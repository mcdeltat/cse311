==> flow/design.v <==
module sevenSegValue (
	input wire [3:0] d_in,
	output reg [3:0] an,   
  output reg [7:0] sseg  
);
   always @*
   begin
      case(d_in)
         4'b0000: sseg[7:0] = 8'b00000011;
         4'b0001: sseg[7:0] = 8'b10011111;
         4'b0010: sseg[7:0] = 8'b00100101;
         4'b0011: sseg[7:0] = 8'b00001101;
         4'b0100: sseg[7:0] = 8'b10011001;
         4'b0101: sseg[7:0] = 8'b01001001;
         4'b0110: sseg[7:0] = 8'b01000001;
         4'b0111: sseg[7:0] = 8'b00011111;
         4'b1000: sseg[7:0] = 8'b00000001;
         4'b1001: sseg[7:0] = 8'b00001001;
         default: sseg[7:0] = 8'b01110001;   
     endcase
	  an = 4'b1110;  
   end
endmodule
`timescale 1ns / 1ps
module asm_ex(
    input clk, start, reset,
	 input [3:0] din,
	 output reg [6:0] dout,
	 output reg done_tick
);
reg [1:0] next_s, current_s;
reg [3:0] next_n, n;
reg [6:0] next_fn, fn;  
localparam idle=2'b00, op=2'b01, done=2'b10;
always @(posedge clk, posedge reset)
if (reset) 
	begin
		current_s <= idle;
		n <= 0;
		fn <= 1;
	end	
else
	begin
		current_s <= next_s;
		n <= next_n;
		fn <= next_fn;
	end	
always @* begin
	next_s = current_s;
	next_n = n;
	next_fn = fn;
	done_tick = 0;
	dout = 0;
	case(current_s)
		idle: 
			begin
				next_n=0;
				next_fn=1;
				next_s = (start) ? ((din==0) ? done:op) : idle;
			end
		op:
			begin
				next_n = n + 1;
				next_fn = fn + 5;
				next_s = (n==din) ? done : op;
			end
		done:
			begin
				done_tick = 1'b1;
				dout = fn;
				next_s  = idle;
			end
		default: next_s = idle;	
	endcase  
end  
endmodule
`timescale 1ns / 1ps
module top_asm_ex(
	input reset, clk,
	input [4:0] sw,
	output [3:0] an,
	output [7:0] sseg,
	output [0:0] led
);
wire [6:0] dout;
asm_ex uut(
    .clk (clk),
	 .start (sw[4]),
	 .reset (reset),
	 .din (sw[3:0]),
	 .dout(dout),
	 .done_tick (led)
);
sevenSegValue uut1(
	.d_in(dout),
	.an(an),
	.sseg(sseg)
);
endmodule
### Step by step through the tools: top_asm_ex

Tool output for the design above, in the order of the flow.
Line numbers count from 1 in the design file above.
A cell with n/a has no value.

| design | value |
|---|---|
| design top | top_asm_ex |
| clock input | clk |
| library | sky130hd |
| corner | tt_025C_1v80 |

### Elaborated design

Yosys after proc, flatten, opt, wreduce and memory -nomap, before mapping. Memory bits, and registers merged into a memory's read port (data or address), are not among the register bits. Print and check cells are not counted. Equal cells are merged and count once.
Yosys's memory passes give these memory sizes; they may raise the number of words (mostly to a power of two), join words into wider ones and drop unused or constant bits.

| word-level totals | value |
|---|---|
| bits of input ports | 7 |
| bits in registers | 13 |
| output and inout bits | 13 |
| memories | 1 |
| elaborated cells | 20 |
| ROM bits | 112 |

| operators by class | value |
|---|---|
| add/sub/neg operators | 2 |
| multiplexer cells | 8 |
| reduce/logical cells | 3 |
| eq/ne operators | 3 |

Memory list:

| memory | words | bits a word | rd ports | wr ports | RTL line | text |
|---|---|---|---|---|---|---|
| (name not given) | 16 | 7 | 1 | 0 | 8 | `case(d_in)` |

Operators by type and width:

| kind | number |
|---|---|
| 7-bit parallel mux with 2-bit select | 1 |
| 4-bit parallel mux with 2-bit select | 1 |
| 7-bit by 3-bit adder with 7-bit output (second input constant) | 1 |
| 2-bit two-way mux | 3 |
| 4-bit by 1-bit adder with 4-bit output (second input constant) | 1 |
| 4-bit equality test | 1 |
| 4-bit zero test | 1 |
| 2-bit parallel mux with 2-bit select | 1 |
| 4-bit two-way mux | 1 |
| 2-bit by 1-bit equality test with 1-bit output (second input constant) | 1 |
| 2-bit equality test (second input constant) | 1 |
| 2-bit zero test | 1 |
| 2-bit nonzero test | 1 |
| 1-bit two-way mux | 1 |

### Depth

Longest topological path by Yosys (ltp), each cell counted once; first at word level (registers and memories cut), then after technology mapping (sequential cells cut; the memories' decode and read muxes count).

| depth | value |
|---|---|
| depth in word-level cells | 4 |
| ABC_AREA | 0 |
| gate-level depth with buffers | 4 |
| gate-level depth less buffers | 4 |

### Synthesis result

The flow's flattened synthesis, as Yosys stat reports it; memories are mapped. The netlist is that of the ABC_AREA named above (0 if unset); the other value can give another one.

| synthesis totals | value |
|---|---|
| synthesis area | 0.0007545 mm^2 |
| buffer cells | 10 |
| flip-flop cells | 11 |
| sequential part of the area | 0.0002778 mm^2 |
| cells in the netlist | 88 |

Cells by type:

| cell | number | total area (um^2) |
|---|---|---|
| sky130_fd_sc_hd__dfrtp_1 | 9 | 225.216 |
| sky130_fd_sc_hd__buf_4 | 7 | 52.55 |
| sky130_fd_sc_hd__dfstp_2 | 2 | 52.55 |
| sky130_fd_sc_hd__xor2_1 | 6 | 52.55 |
| sky130_fd_sc_hd__o21ai_0 | 8 | 40.038 |
| sky130_fd_sc_hd__a21oi_1 | 5 | 25.024 |
| sky130_fd_sc_hd__ha_1 | 2 | 25.024 |
| sky130_fd_sc_hd__nor2b_1 | 4 | 25.024 |
| sky130_fd_sc_hd__nand2_1 | 6 | 22.522 |
| sky130_fd_sc_hd__inv_1 | 5 | 18.768 |
| sky130_fd_sc_hd__nor2_1 | 5 | 18.768 |
| sky130_fd_sc_hd__o22ai_1 | 3 | 18.768 |
| sky130_fd_sc_hd__a21boi_1 | 2 | 15.014 |
| sky130_fd_sc_hd__buf_2 | 3 | 15.014 |
| sky130_fd_sc_hd__nor4_2 | 1 | 12.512 |
| sky130_fd_sc_hd__a32o_2 | 1 | 11.261 |
| sky130_fd_sc_hd__maj3_2 | 1 | 11.261 |
| sky130_fd_sc_hd__o221a_2 | 1 | 11.261 |

Not listed: further types 13, cells in them 17.
The figures by module come from a second, unflattened synthesis with its own total; it is not the netlist above.

| second synthesis, totals | value |
|---|---|
| cells (unflattened synthesis) | 112 |
| area (unflattened synthesis) | 0.001001 mm^2 |

Rows give one instance, submodules left out.

Modules:

| module | cells | seq. area (mm^2) | area (mm^2) | times used |
|---|---|---|---|---|
| asm_ex | 77 | 0.0003528 | 0.000742 | 1 |
| sevenSegValue | 35 | 0 | 0.000259 | 1 |
| top_asm_ex | 0 | 0 | 0 | 1 |

### Worst setup path after synthesis

OpenSTA on the mapped netlist: ideal clock, no wires. The path of least setup slack (recovery checks aside). Input and output delay are each 20% of the period. Register names are those of the netlist, which keeps one name where synthesis merged equal registers.

| path after synthesis | value |
|---|---|
| path kind | reg-to-output |
| start point | reg uut.fn[0] |
| end point | out sseg[6] |
| stages | 5 |
| buffers on the path | 1 |
| launch time at the first pin | 0.000 ns |
| path delay | 1.116 ns |
| data required time | 1.136 ns |
| data arrival time | 1.116 ns |
| slack | 0.020 ns |
| output delay | 0.284 ns |
| clock period | 1.42 ns |
| synthesis period reached | 1.4 ns |

"path delay" is the arrival time less input delay plus setup time.
A path that ends at an output port has no setup time.
"stages" counts driving pins, that of a launching flip-flop among them; a cell with two outputs on the path counts twice.
"synthesis period reached" is the clock period less the worst setup slack; recovery checks do not enter. This is arithmetic on one report: input and output delays are still those of the set period (20% each).
Between the ends stands the longest chain of elaborated cells between them, by number of cells; it is not shown to be the way that was timed. Of several equally long chains one is given.
Each line given opens the expression or statement behind the cell; cells for indexed reads and writes are added by Yosys, which also makes memories of some case tables.
The chain passes a memory read, where the word-level depth is cut; so it can be longer than that depth.

| between the ends, after synthesis | value |
|---|---|
| cell sequence | sky130_fd_sc_hd__dfstp_2 -> sky130_fd_sc_hd__buf_2 -> sky130_fd_sc_hd__nor2b_1 -> sky130_fd_sc_hd__o21ai_0 -> sky130_fd_sc_hd__a21boi_1 |
| cells in the longest elaborated chain | 2 |
| elaborated cells between the ends (all ways) | 2 |
| source lines of those cells | 2 |
| those cells by class | 1 x mux; 1 x memory |

RTL lines, path after synthesis:

| element | RTL line | text |
|---|---|---|
| from (decl) | 33 | `reg [6:0] next_fn, fn;` |
| from (assign) | 40 | `fn <= 1;` |
| from (assign) | 46 | `fn <= next_fn;` |
| 4-bit two-way mux | 54 | `case(current_s)` |
| memory read 16 x 7 bit | 8 | `case(d_in)` |
| to (decl) | 82 | `output [7:0] sseg,` |

### Path in the finished layout

From the final timing report of entry A: the path of least setup slack in the routed layout; clock arrival at registers is part of the times.

| path post-layout | value |
|---|---|
| path kind | reg-to-output |
| start point | reg uut.fn[2] |
| end point | out sseg[2] |
| data required time | 1.70 ns |
| launch time at the first pin | 0.27 ns |
| buffers on the path | 2 |
| stages | 6 |
| data arrival time | 1.61 ns |
| output delay | 0.43 ns |
| clock period | 2.13 ns |
| slack | 0.10 ns |

Between the ends stands the longest chain of elaborated cells between them, by number of cells; it is not shown to be the way that was timed. Of several equally long chains one is given.
The chain passes a memory read, where the word-level depth is cut; so it can be longer than that depth.

| between the ends, post-layout | value |
|---|---|
| cell sequence | sky130_fd_sc_hd__dfrtp_2 -> sky130_fd_sc_hd__buf_4 -> sky130_fd_sc_hd__inv_2 -> sky130_fd_sc_hd__maj3_2 -> sky130_fd_sc_hd__and3b_1 -> sky130_fd_sc_hd__dlygate4sd2_1 |
| cells in the longest elaborated chain | 2 |
| elaborated cells between the ends (all ways) | 2 |
| source lines of those cells | 2 |
| those cells by class | 1 x mux; 1 x memory |

RTL lines, path post-layout:

| element | RTL line | text |
|---|---|---|
| from (decl) | 33 | `reg [6:0] next_fn, fn;` |
| from (assign) | 40 | `fn <= 1;` |
| from (assign) | 46 | `fn <= next_fn;` |
| 4-bit two-way mux | 54 | `case(current_s)` |
| memory read 16 x 7 bit | 8 | `case(d_in)` |
| to (decl) | 82 | `output [7:0] sseg,` |

Below are 2 stored runs of the flow (Yosys, OpenROAD; platform sky130hd) on top_asm_ex, each with its settings and what was measured, unordered. Constraints: input delay and output delay 20% of the set period each, output load 0.01 pF.
A setting shown as - is not set for that run.

| stored run | period_ns | CORE_UTILIZATION | PLACE_DENSITY_LB_ADDON | CORE_MARGIN | ABC_AREA | GPL_ROUTABILITY_DRIVEN | SLEW_MARGIN | CAP_MARGIN | SETUP_SLACK_MARGIN | CELL_PAD_IN_SITES_GLOBAL_PLACEMENT | GPL_TIMING_DRIVEN | MIN_ROUTING_LAYER | MAX_ROUTING_LAYER | post-route setup TNS (ns) | post-route utilization | area of the synthesized netlist (mm^2) | worst setup slack after layout (ns) | die footprint (mm^2) |
|---|---|---|---|---|---|---|---|---|---|---|---|---|---|---|---|---|---|---|
| entry A | 2.13 | 42 | 0.08 | 5 | 0 | 1 | 25 | 20 | - | - | - | - | - | 0.000 | 0.568 | 0.0007545 | 0.097 | 0.0027442 |
| entry B | 1.19 | 29 | 0.23 | 2 | 0 | - | 20 | 20 | -0.03 | 0 | 0 | met2 | met5 | -3.095 | 0.466 | 0.0007545 | -0.451 | 0.0030256 |
