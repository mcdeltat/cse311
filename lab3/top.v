==> flow/design.v <==
`timescale 1ns / 1ps
module car_detector(
	input wire clk, res,
	input wire sensorA,
	input wire sensorB,
	output wire [3:0] car_count
);
localparam abUnblocked=2'b00, aBlocked=2'b01, abBlocked=2'b10, bBlocked=2'b11;
reg [1:0] current_state;
reg increase, decrease;
reg [3:0] count = 0;
initial begin
	increase = 0;
	decrease = 0;
	current_state = 0;
end
always@(posedge clk, posedge res) begin
	if (res) 
		current_state <= abUnblocked;
	else
		begin
			increase <= 0;
			decrease <= 0;
			case(current_state)
				abUnblocked: if ({sensorA,sensorB} == 2'b10) begin
									current_state <= aBlocked;
								 end	 
								 else if ({sensorA,sensorB} == 2'b01) begin
									current_state <= bBlocked;
								 end
								 else if ({sensorA,sensorB} == 2'b00) begin
									current_state <= abUnblocked;  
								 end
				aBlocked: 	 if ({sensorA,sensorB} == 2'b10) begin
									current_state <= aBlocked;  
								 end	 
								 else if ({sensorA,sensorB} == 2'b11) begin
									current_state <= abBlocked;
								 end
								 else if ({sensorA,sensorB} == 2'b00) begin
									current_state <= abUnblocked; 
									decrease <= 1;  
								 end
				abBlocked: 	 if ({sensorA,sensorB} == 2'b10) begin
									current_state <= aBlocked;
								 end	 
								 else if ({sensorA,sensorB} == 2'b11) begin
									current_state <= abBlocked;  
								 end
								 else if ({sensorA,sensorB} == 2'b01) begin
									current_state <= bBlocked; 
								 end
				bBlocked: 	 if ({sensorA,sensorB} == 2'b00) begin
									current_state <= abUnblocked;
									increase <= 1;
								 end	 
								 else if ({sensorA,sensorB} == 2'b11) begin
									current_state <= abBlocked;
								 end
								 else if ({sensorA,sensorB} == 2'b01) begin
									current_state <= bBlocked;  
								 end
				default: current_state <= abUnblocked;
			endcase
	if(increase)
		count <= count + 1'b1;  
	else if(decrease)
		count <= count - 1'b1;  
	end  
end  
assign car_count = count;
endmodule
module debouncer
   (
    input wire clk, reset,
    input wire sw,
    output reg db
   );
   localparam  [2:0]
               zero    = 3'b000,
               wait1_1 = 3'b001,
               wait1_2 = 3'b010,
               wait1_3 = 3'b011,
               one     = 3'b100,
               wait0_1 = 3'b101,
               wait0_2 = 3'b110,
               wait0_3 = 3'b111;
   localparam N =19;
   reg [N-1:0] q_reg;
   wire [N-1:0] q_next;
   wire m_tick;
   reg [2:0] state_reg, state_next;
   always @(posedge clk)
      q_reg <= q_next;
   assign q_next = q_reg + 1;
   assign m_tick = (q_reg==0) ? 1'b1 : 1'b0;
    always @(posedge clk, posedge reset)
       if (reset)
          state_reg <= zero;
       else
          state_reg <= state_next;
   always @*
   begin
      state_next = state_reg;   
      db = 1'b0;                
      case (state_reg)
         zero:
            if (sw)
               state_next = wait1_1;
         wait1_1:
            if (~sw)
               state_next = zero;
            else
               if (m_tick)
                  state_next = wait1_2;
         wait1_2:
            if (~sw)
               state_next = zero;
            else
               if (m_tick)
                  state_next = wait1_3;
         wait1_3:
            if (~sw)
               state_next = zero;
            else
               if (m_tick)
                  state_next = one;
         one:
            begin
              db = 1'b1;
              if (~sw)
                 state_next = wait0_1;
            end
         wait0_1:
            begin
               db = 1'b1;
               if (sw)
                  state_next = one;
               else
                 if (m_tick)
                    state_next = wait0_2;
            end
         wait0_2:
            begin
               db = 1'b1;
               if (sw)
                  state_next = one;
               else
                 if (m_tick)
                    state_next = wait0_3;
            end
         wait0_3:
            begin
               db = 1'b1;
               if (sw)
                  state_next = one;
               else
                 if (m_tick)
                    state_next = zero;
            end
         default: state_next = zero;
      endcase
   end
endmodule
module sevenSegValue (
	input wire [3:0] d_in,
	output reg [3:0] an,   
  output reg [7:0] sseg  
);
   always @*
   begin
      case(d_in)
         4'b0000: sseg[7:0] = 8'b00000011;
         4'b0001: sseg[7:0] = 8'b10011111;
         4'b0010: sseg[7:0] = 8'b00100101;
         4'b0011: sseg[7:0] = 8'b00001101;
         4'b0100: sseg[7:0] = 8'b10011001;
         4'b0101: sseg[7:0] = 8'b01001001;
         4'b0110: sseg[7:0] = 8'b01000001;
         4'b0111: sseg[7:0] = 8'b00011111;
         4'b1000: sseg[7:0] = 8'b00000001;
         4'b1001: sseg[7:0] = 8'b00001001;
         default: sseg[7:0] = 8'b01110001;   
     endcase
	  an = 4'b1110;  
   end
endmodule
`timescale 1ns / 1ps
module top(
	input wire clk, reset,
	input wire sensorA,
	input wire sensorB,
	output wire sensorAdb,
	output wire sensorBdb,
	output wire [3:0] enable,   
   output wire [7:0] sseg  
);
wire [3:0] counter;
debouncer dbA (
	.clk (clk),
	.reset (reset),
	.sw (sensorA),
	.db (sensorAdb)
);
debouncer dbB (
	.clk (clk),
	.reset (reset),
	.sw (sensorB),
	.db (sensorBdb)
);
car_detector count1(
	.clk (clk),
	.res (reset),
	.sensorA (sensorAdb),
	.sensorB (sensorBdb),
	.car_count (counter)
);
sevenSegValue  brd1(
	.d_in (counter),
	.an (enable),
	.sseg (sseg)
);
endmodule
# From RTL to reports: top
# The steps from the RTL of top to its reports follow in flow order.
# Lines are those of the file above, counted from 1.
# Library cell names are shortened.
inputs:
  top: "top"
  clock_port: "clk"
  cell_library: "sky130hd"
  corner: "tt_025C_1v80"

# Word level
# Source: Yosys, flattened and elaborated, memories not mapped. Widths are those after wreduce. Registers that Yosys merges into a memory's read port (data or address) are not register bits. Print and check cells do not count. Equal cells are merged and count once.
# Yosys's memory passes give these memory sizes; they may raise the number of words (mostly to a power of two), join words into wider ones and drop unused or constant bits.
word_totals:
  ff_bits: 52
  rom_bits: 112
  memories: 1
  in_bits: 4
  wordCells: 114
memory_table:
  columns: ["memory", "words", "word_bits", "read_ports", "wr", "line_no", "source"]
  rows:
  - ["(no name shown)", 16, 7, 1, 0, 172, "case(d_in)"]
classes:
  add_sub_neg: 4
  eq_ne: 36
  muxes: 47
  bitwise: 2
  n_reduce_logical: 16
ops:
  columns: ["op", "n"]
  rows:
  - ["3-bit two-way mux", 28]
  - ["3-bit parallel mux with 8-bit select", 2]
  - ["19-bit by 1-bit adder with 19-bit output (second input constant)", 2]
  - ["19-bit logical NOT", 2]
  - ["3-bit by 2-bit inequality test with 1-bit output (second input constant)", 12]
  - ["3-bit equality test (second input constant)", 8]
  - ["2-bit two-way mux", 9]
  - ["4-bit OR reduction", 4]
  - ["8-bit AND reduction", 2]
  - ["3-bit by 2-bit equality test with 1-bit output (second input constant)", 4]
  - ["2-bit equality test (second input constant)", 4]
  - ["2-bit inequality test (second input constant)", 4]
  - ["2-bit parallel mux with 4-bit select", 1]
  - ["4-bit two-way mux", 2]
  - ["3-bit by 1-bit equality test with 1-bit output (second input constant)", 2]
  - ["3-bit logical NOT", 2]
  - ["2-bit by 1-bit equality test with 1-bit output (second input constant)", 2]
  - ["2-bit logical NOT", 2]
  - ["4-bit by 1-bit adder with 4-bit output (second input constant)", 1]
  - ["4-bit by 1-bit subtractor with 4-bit output (second input constant)", 1]
  - ["4-bit nonzero test", 1]
  - ["1-bit parallel mux with 2-bit select", 2]
  - ["3-bit OR reduction", 1]
  - ["1-bit two-way mux", 3]
  - ["1-bit NOT", 2]
  - ["2-bit AND reduction", 1]
  - ["2-bit nonzero test", 1]

# Logic depth
# Longest topological path by Yosys (ltp), each cell counted once; first at word level (registers and memories cut), then after technology mapping (sequential cells cut; the memories' decode and read muxes count).
logic_depth:
  depth_word: 8
  abc_area: 1
  depth_mapped: 9
  ltp_nobuf: 9

# After synthesis
# The flow's flattened synthesis, as Yosys stat reports it; memories are mapped. The netlist is that of the ABC_AREA named above (0 if unset); the other value can give another one.
# The area totals of this step are shown rounded.
types:
  columns: ["cell_type", "n", "type_area_um2"]
  rows:
  - ["dfxtp_1", 38, 760.73]
  - ["dfrtp_1", 16, 400.384]
  - ["nand2_1", 78, 292.781]
  - ["edfxtp_1", 6, 180.173]
  - ["nor2_1", 44, 165.158]
  - ["xor2_1", 17, 148.893]
  - ["nand3_1", 28, 140.134]
  - ["ha_1", 11, 137.632]
  - ["inv_1", 34, 127.622]
  - ["xnor2_1", 14, 122.618]
  - ["nand4_1", 15, 93.84]
  - ["nor2_4", 5, 56.304]
  - ["dfstp_2", 2, 52.55]
  - ["a21oi_1", 8, 40.038]
  - ["nand3_2", 4, 40.038]
  - ["buf_4", 5, 37.536]
  - ["nor2_2", 5, 31.28]
  - ["nor3_1", 5, 25.024]
# Not listed: further types 13, cells in them 23.
mapped:
  stdcells: 358
  yosys_area_mm2: 0.00303
  sequential_area_mm2: 0.00139
  ff_cells: 62
  buffers: 7

# Path before layout
# OpenSTA on the mapped netlist: ideal clock, no wires. The path of least setup slack (recovery checks aside). Input and output delay are each 20% of the period. Register names are those of the netlist, which keeps one name where synthesis merged equal registers.
synth_path:
  path_type: "reg2out"
  startpoint: "register count1.count[0]"
  endpoint: "output sseg[4]"
  period_ps: 2750
  out_delay_ps: 550
  launch_ps: 0
  arrival_time_ps: 1215
  required_time_ps: 2200
  slack_ps: 985
  delay_ps: 1215
  driving_pins: 6
  synth_period_reached_ps: 1765
# "delay_ps" = arrival - input delay + setup time.
# At an output port there is no setup time.
# "driving_pins" counts driving pins, that of a launching flip-flop among them; a cell with two outputs on the path counts twice.
# "synth_period_reached_ps" = period - worst setup slack (recovery checks aside). The figure is calculated, with input and output delays left at 20% of the set period.
# Between the ends stands the longest chain of elaborated cells between them, by number of cells; it is not shown to be the way that was timed. Of several equally long chains one is given.
# A line is the first line of the expression or statement that the cell stems from. Yosys adds cells for indexed reads and writes and turns some case tables into memories.
# The chain passes a memory read, where the word-level depth is cut; so it can be longer than that depth.
synth_via:
  path_cell_list: "edfxtp_1 -> inv_1 -> ha_1 -> nand2_1 -> nand2_1 -> o21ai_0"
  elab_chain_cells: 1
synth_rtl:
  columns: ["element", "line_no", "source"]
  rows:
  - ["start: declaration", 11, "reg [3:0] count = 0;"]
  - ["start: assignment", 66, "count <= count + 1'b1;"]
  - ["start: assignment", 68, "count <= count - 1'b1;"]
  - ["memory 16 x 7 bit", 172, "case(d_in)"]
  - ["end: declaration", 196, "output wire [7:0] sseg"]

# Timing after layout
# From the final timing report of flow run A: the path of least setup slack in the routed layout; clock arrival at registers is part of the times.
# The path's times are printed in steps of 10 ps; the period is the one set.
layout_path:
  path_type: "reg2out"
  startpoint: "register count1.count[1]"
  endpoint: "output sseg[3]"
  period_ps: 3040
  out_delay_ps: 610
  launch_ps: 330
  arrival_time_ps: 2070
  required_time_ps: 2430
  slack_ps: 360
  driving_pins: 6
# Between the ends stands the longest chain of elaborated cells between them, by number of cells; it is not shown to be the way that was timed. Of several equally long chains one is given.
# The chain passes a memory read, where the word-level depth is cut; so it can be longer than that depth.
layout_via:
  path_cell_list: "edfxtp_1 -> inv_1 -> ha_1 -> a21oi_1 -> a211oi_1 -> clkdlybuf4s50_1"
  elab_chain_cells: 1
layout_rtl:
  columns: ["element", "line_no", "source"]
  rows:
  - ["start: declaration", 11, "reg [3:0] count = 0;"]
  - ["start: assignment", 66, "count <= count + 1'b1;"]
  - ["start: assignment", 68, "count <= count - 1'b1;"]
  - ["memory 16 x 7 bit", 172, "case(d_in)"]
  - ["end: declaration", 196, "output wire [7:0] sseg"]

# Measured results for top: 2 stored runs of the Yosys and OpenROAD flow on sky130hd. The settings differ; the order carries no meaning. The constraints put input and output delay at 20% of the set period each and load the outputs with 0.01 pF.
# "period_less_ws_ps": clock period set for the run, less the worst setup slack. It is reckoned from that one timing run; input and output delays stay at 20% of the period that was set.
# "critical_path_time_ps" = time allowed to the worst setup path (clock period - input delay - output delay, where it has them) - its slack; a late launch clock adds to it, a late capture clock takes from it.
# By "power_uw" is meant OpenSTA's value without simulated activity: inputs other than the clock are taken to toggle once in ten clock periods, and the tool carries that through the logic.
# "critical_path_time_ps" is known to 10 ps.
# Results are given in rounded form.
runs:
  - name: "flow run A"
    settings:
      period_ns: 3.04
      CORE_UTILIZATION: 72
      SETUP_SLACK_MARGIN: 0.01
      PLACE_DENSITY: 0.67
      CORE_MARGIN: 2
      ABC_AREA: 1
      GPL_TIMING_DRIVEN: 1
      CTS_CLUSTER_DIAMETER: 191
      SLEW_MARGIN: 25
      CAP_MARGIN: 20
    results:
      worstSetupSlack_ps: 362
      util_frac: 0.841
      die_area_mm2: 0.00474
      critical_path_time_ps: 2070
      worstPathKind: "reg2out"
      period_less_ws_ps: 2678
      power_uw: 1700
      synthesis_area_mm2: 0.00303
      hold_ws_ps: 453
      tns_ps: 0
  - name: "flow run B"
    settings:
      period_ns: 1.49
      CORE_UTILIZATION: 57
      SETUP_SLACK_MARGIN: 0.31
      PLACE_DENSITY_LB_ADDON: 0.09
      CORE_MARGIN: 4
      CELL_PAD_IN_SITES_DETAIL_PLACEMENT: 2
      GPL_ROUTABILITY_DRIVEN: 1
      CAP_MARGIN: 15
      MAX_ROUTING_LAYER: "met5"
      SLEW_MARGIN: 20
    outcome: "stopped before the end: placement reported DPL-0033"
